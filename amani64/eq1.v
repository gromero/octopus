==> flow/design.v <==
module eq1 #(ADDRESS_BUS_SIZE=3, DATA_BUS_SIZE=8) (scl, sda);
localparam ADDRESS_BUS_SIZE1   = ADDRESS_BUS_SIZE - 1;
localparam DATA_BUS_SIZE1      = DATA_BUS_SIZE - 1;
localparam MEMORY_SIZE         = 2 ** ADDRESS_BUS_SIZE;
localparam MEMORY_SIZE1        = MEMORY_SIZE - 1;
localparam COMMAND_SIZE        = 1 + 1 + ADDRESS_BUS_SIZE + DATA_BUS_SIZE + 1;  
localparam COMMAND_SIZE1       = COMMAND_SIZE -1;
localparam COMMAND_BIT_SIZE    = COMMAND_SIZE ** (1/2);
input wire scl;
inout wire sda;
reg reg_sda;
reg rd_wr;
reg rd_wr_state = 1'b0;
reg [DATA_BUS_SIZE1:0] memory [0:MEMORY_SIZE1];
reg [4:0] bit_counter = 5'h0;
reg [18:0] memory_address = 19'h0;
reg [2:0] memory_bit_offset;
always @ (posedge scl)
begin
  if (sda == 1'b0 && bit_counter == 5'd0)
  begin
    bit_counter = bit_counter + 1;
  end 
  else if (bit_counter == 5'd1)
  begin
    rd_wr = sda;
    bit_counter = bit_counter + 1;
  end
  else if (bit_counter <= 5'd21)
  begin
    memory_address = {memory_address[17:0], sda};
    bit_counter = bit_counter + 1;
  end
  else if (bit_counter <= 5'd29)
  begin
    if (rd_wr == 0)           
    begin
      rd_wr_state = 1'b0;
      memory_bit_offset = bit_counter - 5'd22;
      memory[memory_address][memory_bit_offset] = sda;
      bit_counter = bit_counter + 1;
    end
    else   
    begin
      rd_wr_state = 1'b1;
      memory_bit_offset = bit_counter - 5'd22;
      reg_sda = memory[memory_address][memory_bit_offset];
      bit_counter = bit_counter + 1;
    end
  end
  else
  begin
    rd_wr_state = 1'b0;
    bit_counter = 5'd0;
  end
end
assign sda = rd_wr_state ? reg_sda : 1'bZ;
endmodule
Tool chain data of eq1
The steps from the RTL of eq1 to its reports follow in flow order.
Line numbers count from 1 in the design file above.
{"block": "setup", "top_module": "eq1", "clock": "scl", "lib": "sky130hd", "corner": "tt_025C_1v80"}

Word level
Source: Yosys, flattened and elaborated. Widths are those after wreduce. Registers that Yosys merges into a memory's read port (data or address) are not register bits. Print and check cells do not count. Equal cells are merged and count once.
{"block": "bits", "elab_cells": 102, "output_inout_bits": 1, "ff_bits": 75}
{"block": "classes", "logic": 30, "cmp": 2, "n_shift": 3, "equal": 8, "n_reduce_logical": 23, "add_sub_neg": 3, "n_mux": 20}
{"block": "op_table", "cell": "8-bit 2-to-1 mux", "n": 13}
{"block": "op_table", "cell": "8-bit bitwise AND", "n": 8}
{"block": "op_table", "cell": "8-bit OR", "n": 8}
{"block": "op_table", "cell": "8-bit parallel mux with 8-bit select", "n": 1}
{"block": "op_table", "cell": "7-bit OR reduction", "n": 8}
{"block": "op_table", "cell": "6-bit AND reduction", "n": 8}
{"block": "op_table", "cell": "5-bit 2-to-1 mux", "n": 4}
{"block": "op_table", "cell": "1-bit NOT", "n": 13}
{"block": "op_table", "cell": "3-bit equality test with constant B", "n": 4}
{"block": "op_table", "cell": "5-bit less-or-equal comparator with constant B", "n": 2}
{"block": "op_table", "cell": "1-bit by 4-bit variable shift with 8-bit output", "n": 1}
{"block": "op_table", "cell": "1-bit by 4-bit variable shift with 8-bit output with constant A", "n": 1}
{"block": "op_table", "cell": "8-bit by 3-bit variable part select with 1-bit output", "n": 1}
{"block": "op_table", "cell": "8-bit NOT", "n": 1}
{"block": "op_table", "cell": "3-bit by 2-bit equality test with 1-bit output with constant B", "n": 2}
{"block": "op_table", "cell": "3-bit AND reduction", "n": 2}
{"block": "op_table", "cell": "5-bit by 1-bit adder with 5-bit output with constant B", "n": 1}
{"block": "op_table", "cell": "5-bit by 1-bit equality test with 1-bit output with constant B", "n": 1}
{"block": "op_table", "cell": "5-bit zero test", "n": 1}
{"block": "op_table", "cell": "5-bit AND reduction", "n": 1}
{"block": "op_table", "cell": "3-bit negator with 4-bit output", "n": 1}
{"block": "op_table", "cell": "3-bit by 1-bit equality test with 1-bit output with constant B", "n": 1}
{"block": "op_table", "cell": "3-bit subtractor with constant B", "n": 1}
{"block": "op_table", "cell": "3-bit zero test", "n": 1}
{"block": "op_table", "cell": "2-bit AND reduction", "n": 1}
{"block": "op_table", "cell": "1-bit 2-to-1 mux", "n": 2}
{"block": "op_table", "cell": "1-bit logical AND", "n": 1}

Longest topological paths
Depth = most cells in a row (Yosys ltp): at word level without a register or memory, in the mapped netlist without a sequential cell, where the memories' decode and read muxes count.
{"block": "depth", "ltp_word": 8, "abc_area": 1, "mapped_depth": 11, "ltp_nobuf": 11}

Synthesis result
Yosys stat after the flow's synthesis: flattened, memories mapped to cells. It holds for the ABC_AREA given above (unset counts as 0); a run with the other value may have another netlist.
The area totals of this step are shown rounded.
{"block": "synth_totals", "flip_flops": 74, "seq_area_mm2": 0.00217, "yosys_area_mm2": 0.004, "mapped_cells": 451}
{"block": "types", "cell": "sky130_fd_sc_hd__edfxtp_1", "n": 69, "type_area_um2": 2.07E+03}
{"block": "types", "cell": "sky130_fd_sc_hd__nand2_1", "n": 128, "type_area_um2": 480.461}
{"block": "types", "cell": "sky130_fd_sc_hd__o21ai_0", "n": 73, "type_area_um2": 365.35}
{"block": "types", "cell": "sky130_fd_sc_hd__nand4_1", "n": 29, "type_area_um2": 181.424}
{"block": "types", "cell": "sky130_fd_sc_hd__inv_1", "n": 43, "type_area_um2": 161.405}
{"block": "types", "cell": "sky130_fd_sc_hd__dfxtp_1", "n": 5, "type_area_um2": 100.096}
{"block": "types", "cell": "sky130_fd_sc_hd__nor2_1", "n": 25, "type_area_um2": 93.84}
{"block": "types", "cell": "sky130_fd_sc_hd__ha_1", "n": 7, "type_area_um2": 87.584}
{"block": "types", "cell": "sky130_fd_sc_hd__nand3_1", "n": 14, "type_area_um2": 70.067}
{"block": "types", "cell": "sky130_fd_sc_hd__nor4_4", "n": 2, "type_area_um2": 42.541}
{"block": "types", "cell": "sky130_fd_sc_hd__buf_2", "n": 7, "type_area_um2": 35.034}
{"block": "types", "cell": "sky130_fd_sc_hd__buf_4", "n": 4, "type_area_um2": 30.029}
{"block": "types", "cell": "sky130_fd_sc_hd__nor3_1", "n": 6, "type_area_um2": 30.029}
{"block": "types", "cell": "sky130_fd_sc_hd__o21ai_1", "n": 6, "type_area_um2": 30.029}
{"block": "types", "cell": "sky130_fd_sc_hd__clkbuf_1", "n": 7, "type_area_um2": 26.275}
{"block": "types", "cell": "sky130_fd_sc_hd__nor4_1", "n": 4, "type_area_um2": 25.024}
{"block": "types", "cell": "sky130_fd_sc_hd__nor2_4", "n": 2, "type_area_um2": 22.522}
{"block": "types", "cell": "sky130_fd_sc_hd__nand2_8", "n": 1, "type_area_um2": 20.019}
Not listed: further types 12, cells in them 19.

Worst setup path after synthesis
Source: OpenSTA report_checks on the synthesized netlist (no wires, ideal clock, input and output delay 20% of the period each), path of least setup slack; recovery checks are left aside. Register names are those of the netlist, which keeps one name where synthesis merged equal registers.
{"block": "synth_path", "path_kind": "in2reg", "from": "input sda", "to": "register memory[3][0]", "setup_slack_ps": 2691, "clock_period_ps": 5470, "path_buffers": 0, "path_delay_ps": 1685, "setup_ps": 395, "stages": 4, "launch_ps": 1094, "input_delay_ps": 1094, "t_arrival_ps": 2384, "required_time_ps": 5075, "period_less_setup_slack_ps": 2779}
"path_delay_ps" is the arrival time less input delay plus setup time.
"stages" counts driving pins, that of a launching flip-flop among them; a cell with two outputs on the path counts twice.
"period_less_setup_slack_ps" = period - worst setup slack (recovery checks aside). The figure is calculated, with input and output delays left at 20% of the set period.
Between the ends stands the longest chain of elaborated cells between them, by number of cells; it is not shown to be the way that was timed. Of several equally long chains one is given.
A line is the first line of the expression or statement that the cell stems from. Yosys adds cells for indexed reads and writes and turns some case tables into memories.
Lines with a computed index may be missing from the assigning lines.
Only ways into the end's enable, where the timed path ends, are counted here.
{"block": "synth_via", "path_cell_list": "sky130_fd_sc_hd__inv_1 -> sky130_fd_sc_hd__nand4_1 -> sky130_fd_sc_hd__nand2_1 -> sky130_fd_sc_hd__nor4_1", "elab_chain_cells": 4, "cone_cells": 4, "lines_between": 1}
{"block": "synth_lines", "item": "start, declared", "line_no": 10, "rtl": "inout wire sda;"}
{"block": "synth_lines", "item": "1-bit NOT", "line_no": 20, "rtl": "if (sda == 1'b0 && bit_counter == 5'd0)"}
{"block": "synth_lines", "item": "1-bit logical AND", "line_no": 20}
{"block": "synth_lines", "item": "1-bit NOT"}
{"block": "synth_lines", "item": "6-bit AND reduction"}
{"block": "synth_lines", "item": "end, declared", "line_no": 14, "rtl": "reg [DATA_BUS_SIZE1:0] memory [0:MEMORY_SIZE1];"}

Path in the finished layout
From the final timing report of entry A: the path of least setup slack in the routed layout; clock arrival at registers is part of the times.
The report prints the path's times to 10 ps; the period is as set.
{"block": "layout_path", "path_kind": "reg2reg", "from": "register bit_counter[0]", "to": "register memory[3][4]", "clock_period_ps": 4510, "setup_slack_ps": 1320, "stages": 8, "path_buffers": 0, "required_time_ps": 4490, "setup_ps": 370, "launch_ps": 350, "t_arrival_ps": 3170}
Between the ends stands the longest chain of elaborated cells between them, by number of cells; it is not shown to be the way that was timed. Of several equally long chains one is given.
At most two assigning lines are given for a register; there are more.
Lines with a computed index may be missing from the assigning lines.
Only ways into the end's enable, where the timed path ends, are counted here.
{"block": "layout_via", "path_cell_list": "sky130_fd_sc_hd__dfxtp_1 -> sky130_fd_sc_hd__ha_1 -> sky130_fd_sc_hd__inv_1 -> sky130_fd_sc_hd__o211ai_1 -> sky130_fd_sc_hd__nor2_1 -> sky130_fd_sc_hd__inv_1 -> sky130_fd_sc_hd__nand2_1 -> sky130_fd_sc_hd__nor4_2", "elab_chain_cells": 4, "cone_cells": 9, "lines_between": 4}
{"block": "layout_lines", "item": "start, declared", "line_no": 15, "rtl": "reg [4:0] bit_counter = 5'h0;"}
{"block": "layout_lines", "item": "start, assigned", "line_no": 22, "rtl": "bit_counter = bit_counter + 1;"}
{"block": "layout_lines", "item": "start, assigned", "line_no": 27, "rtl": "bit_counter = bit_counter + 1;"}
{"block": "layout_lines", "item": "5-bit zero test", "line_no": 20, "rtl": "if (sda == 1'b0 && bit_counter == 5'd0)"}
{"block": "layout_lines", "item": "1-bit logical AND", "line_no": 20}
{"block": "layout_lines", "item": "1-bit NOT"}
{"block": "layout_lines", "item": "6-bit AND reduction"}
{"block": "layout_lines", "item": "end, declared", "line_no": 14, "rtl": "reg [DATA_BUS_SIZE1:0] memory [0:MEMORY_SIZE1];"}

Wiki page: eq1 / flow data

Settings and measured results of 2 stored flow runs for module eq1 (sky130hd), not sorted in any way. The constraints put input and output delay at 20% of the set period each and load the outputs with 0.01 pF.
"clock_period_reached_ps" is the run's clock period less its worst setup slack. It is reckoned from that one timing run; input and output delays stay at 20% of the period that was set.
"worstPathTime_ps": the worst setup path's part of the clock period (all of it between registers, 20% less for each end at a port) less its slack. A launch clock that arrives late makes it longer, a capture clock that arrives late makes it shorter.
By "power.total_mw" is meant OpenSTA's value without simulated activity: inputs other than the clock are taken to toggle once in ten clock periods, and the tool carries that through the logic.
"worstPathTime_ps" is known to 10 ps.
Measured values are rounded.

Entry A
==> flow/run.sh <==
#!/bin/bash
# the make line also repeats the synthesis and layout settings of config.mk as NAME=value (left out here)
make -C /OpenROAD-flow-scripts/flow DESIGN_CONFIG=/design/flow/config.mk WORK_HOME=/design/flow/orfs CLKGATE_MAP_FILE= finish
==> flow/config.mk <==
export PLATFORM = sky130hd
export DESIGN_NAME = eq1
export DESIGN_NICKNAME = eq1
export VERILOG_FILES = /design/flow/design.v
export SDC_FILE = /design/flow/constraint.sdc
export NUM_CORES = 4
export LEC_CHECK = 0
export ABC_AREA = 1
export CAP_MARGIN = 20
export CELL_PAD_IN_SITES_GLOBAL_PLACEMENT = 0
export CORE_MARGIN = 2
export CORE_UTILIZATION = 53
export PLACE_DENSITY_LB_ADDON = 0.23
export SETUP_SLACK_MARGIN = 1.19
export SLEW_MARGIN = 20
==> flow/constraint.sdc <==
create_clock -name core_clock -period 4.51 [get_ports {scl}]
set_input_delay 0.9020 -clock core_clock [delete_from_list [all_inputs] [get_ports {scl}]]
set_output_delay 0.9020 -clock core_clock [all_outputs]
set_load 0.01 [all_outputs]

==> results of entry A, as JSON <==
{
  "power.total_mw": 1.25,
  "clock_period_reached_ps": 3195,
  "die_mm2": 0.00826,
  "final_setup_ws_ps": 1320,
  "worstPathTime_ps": 3190,
  "worst_path_kind": "reg2reg",
  "layout_utilization_pct": 58.5,
  "ys_area_mm2": 0.004,
  "final_setup_tns_ps": 0,
  "layout_stdcell_area_mm2": 0.00426,
  "fin_hold_ws_ps": 585
}

Entry B
==> flow/run.sh <==
#!/bin/bash
# the make line also repeats the synthesis and layout settings of config.mk as NAME=value (left out here)
make -C /OpenROAD-flow-scripts/flow DESIGN_CONFIG=/design/flow/config.mk WORK_HOME=/design/flow/orfs CLKGATE_MAP_FILE= finish
==> flow/config.mk <==
export PLATFORM = sky130hd
export DESIGN_NAME = eq1
export DESIGN_NICKNAME = eq1
export VERILOG_FILES = /design/flow/design.v
export SDC_FILE = /design/flow/constraint.sdc
export NUM_CORES = 4
export LEC_CHECK = 0
export CAP_MARGIN = 20
export CELL_PAD_IN_SITES_DETAIL_PLACEMENT = 2
export CORE_ASPECT_RATIO = 0.62
export CORE_MARGIN = 2
export CORE_UTILIZATION = 19
export GPL_ROUTABILITY_DRIVEN = 1
export PLACE_DENSITY_LB_ADDON = 0.14
export SLEW_MARGIN = 20
==> flow/constraint.sdc <==
create_clock -name core_clock -period 5.0 [get_ports {scl}]
set_input_delay 1.0000 -clock core_clock [delete_from_list [all_inputs] [get_ports {scl}]]
set_output_delay 1.0000 -clock core_clock [all_outputs]
set_load 0.01 [all_outputs]

==> results of entry B, as JSON <==
{
  "power.total_mw": 1.41,
  "clock_period_reached_ps": 3588,
  "die_mm2": 0.0211,
  "final_setup_ws_ps": 1410,
  "worstPathTime_ps": 3590,
  "worst_path_kind": "reg2reg",
  "layout_utilization_pct": 22.8,
  "ys_area_mm2": 0.00379,
  "final_setup_tns_ps": 0,
  "layout_stdcell_area_mm2": 0.00443,
  "fin_hold_ws_ps": 550
}
